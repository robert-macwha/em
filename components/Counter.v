==> flow/design.v <==
module Counter #(
    parameter WIDTH = 11
) (
    input                clk,
    input                rst,
    input                load_sig,   
    input                inc_sig,    
    input      [WIDTH:0] load_val,   
    output reg [WIDTH:0] ctr
);
    always @(posedge clk or posedge rst) begin
        if (rst == 1) begin
            ctr <= 0;
        end else begin
            if (load_sig == 1) begin
                ctr <= load_val;
            end else if (inc_sig == 1) begin
                ctr <= ctr + 1;
            end
        end
    end
endmodule
# Step by step through the tools: Counter

The steps from the RTL of Counter to its reports follow in flow order.
Line numbers count from 1 in the design file above.
Operators carry their Yosys type and port widths (W data, S select, Z words).
Cell names lack the library's common part.
Not given: -

Top: Counter
Clock: clk
Cell library: sky130hd
Timing corner: tt_025C_1v80

# After elaboration

Counts by Yosys on the flattened word-level netlist (proc, flatten, opt, wreduce; memories kept). Register bits leave out memories and registers merged into their read ports (data or address). Print and check cells are left out. Cells with the same type and inputs are merged into one.

Register bits: 12
Output and inout bits: 12
Word-level cells: 5

$add $sub $neg: 1
Mux-type cells: 2
Reduce/logical cells: 1

Operators by type and width:

| kind                    | number |
| $mux W12                | 2 |
| $add A12 B1 Y12 const B | 1 |
| $reduce_bool A2 Y1      | 1 |

# Logic depth

Depth = most cells in a row (Yosys ltp): at word level without a register or memory, in the mapped netlist without a sequential cell, where the memories' decode and read muxes count.

Word-level depth: 3
ABC_AREA: 1
Mapped depth: 7
Mapped depth without buffers: 7

# Mapped cells and area

Yosys stat after the flow's synthesis: flattened, memories mapped to cells. It holds for the ABC_AREA given above (unset counts as 0); a run with the other value may have another netlist.
The area totals of this step are shown rounded.

Cells in the netlist: 102
Mapped area: 751 sq um
Mapped flip-flops: 12

Cells by type:

| type     | number | area in all (sq um) |
| dfrtp_1  | 12     | 300.288 |
| nand2_1  | 31     | 116.362 |
| a22oi_1  | 9      | 67.565 |
| nand3_1  | 13     | 65.062 |
| inv_1    | 9      | 33.782 |
| nor2_1   | 5      | 18.768 |
| xor2_1   | 2      | 17.517 |
| o211ai_1 | 2      | 15.014 |
| o21ai_0  | 3      | 15.014 |
| ha_1     | 1      | 12.512 |
| nand2_2  | 2      | 12.512 |
| nand4_1  | 2      | 12.512 |
| nor2_2   | 2      | 12.512 |
| nor2_4   | 1      | 11.261 |
| inv_2    | 2      | 7.507 |
| o21a_1   | 1      | 7.507 |
| or2_1    | 1      | 6.256 |
| buf_2    | 1      | 5.005 |

Other cell types: 3; their cells: 3.

# Timing after synthesis

Source: OpenSTA report_checks on the synthesized netlist (no wires, ideal clock, input and output delay 20% of the period each), path of least setup slack; recovery checks are left aside. Register names are those of the netlist, which keeps one name where synthesis merged equal registers.

Kind: reg-to-reg
Start point: register ctr[0]
End point: register ctr[6]
Period: 2.07 ns
Setup time: 0.121 ns
Data arrival time: 1.127 ns
Required time: 1.949 ns
Slack: 0.821 ns
Path delay: 1.248 ns
Stages: 7
Synthesis period reached: 1.249 ns

"path delay" is the arrival time less input delay plus setup time.
"stages": output pins that drive a net of the path, with the launching flip-flop's if there is one; two outputs of one cell count as two.
"synthesis period reached" = period - worst setup slack (recovery checks aside). The figure is calculated, with input and output delays left at 20% of the set period.
The rows between start and end are the longest chain of elaborated cells between them; the timing report does not say that the signal goes this way. Where chains are equally long, one stands for them.
A line is the first line of the expression or statement that the cell stems from. Yosys adds cells for indexed reads and writes and turns some case tables into memories.
A register here has more assigning lines than the two given.

Cells stage by stage: dfrtp_1 -> ha_1 -> nand2_1 -> nor2_2 -> or2_1 -> nand3_1 -> nand2_1
Cells in the longest elaborated chain: 3
Elaborated cells on any way between the ends: 3

RTL lines, path post-synthesis:

| item               | line | text |
| start: declaration | 9    | `output reg [WIDTH:0] ctr` |
| start: assignment  | 16   | `ctr <= load_val;` |
| start: assignment  | 18   | `ctr <= ctr + 1;` |
| $add A12 B1 Y12    | 18   |  |
| $mux W12           | 17   | `end else if (inc_sig == 1) begin` |
| $mux W12           | 15   | `if (load_sig == 1) begin` |
| end: assignment    | 16   |  |
| end: assignment    | 18   |  |
| end: declaration   | 9    |  |

Memo
Re: implementation data of Counter

Counter through Yosys and OpenROAD on sky130hd: 2 stored runs, unordered, with their settings. The constraints put input and output delay at 20% of the set period each and load the outputs with 0.01 pF.
Settings: . = not set for that run.

| setting or result      | flow run 1 | flow run 2 |
| period_ns              | 1.42       | 0.956      |
| CORE_UTILIZATION       | 58         | 59         |
| SETUP_SLACK_MARGIN     | 0.38       | .          |
| PLACE_DENSITY_LB_ADDON | 0.01       | 0.05       |
| HOLD_SLACK_MARGIN      | 0.05       | .          |
| CORE_ASPECT_RATIO      | 1.33       | 0.52       |
| CORE_MARGIN            | 4          | 4          |
| ABC_AREA               | 1          | .          |
| GPL_TIMING_DRIVEN      | 1          | 1          |
| CTS_CLUSTER_DIAMETER   | 139        | .          |
| SLEW_MARGIN            | 0          | 5          |
| CAP_MARGIN             | 20         | 0          |
| MIN_ROUTING_LAYER      | .          | met1       |
| MAX_ROUTING_LAYER      | .          | met4       |

Flow run 1: no results, placement failed with FLW-0024
Flow run 2: no results, floorplanning failed with PDN-0185
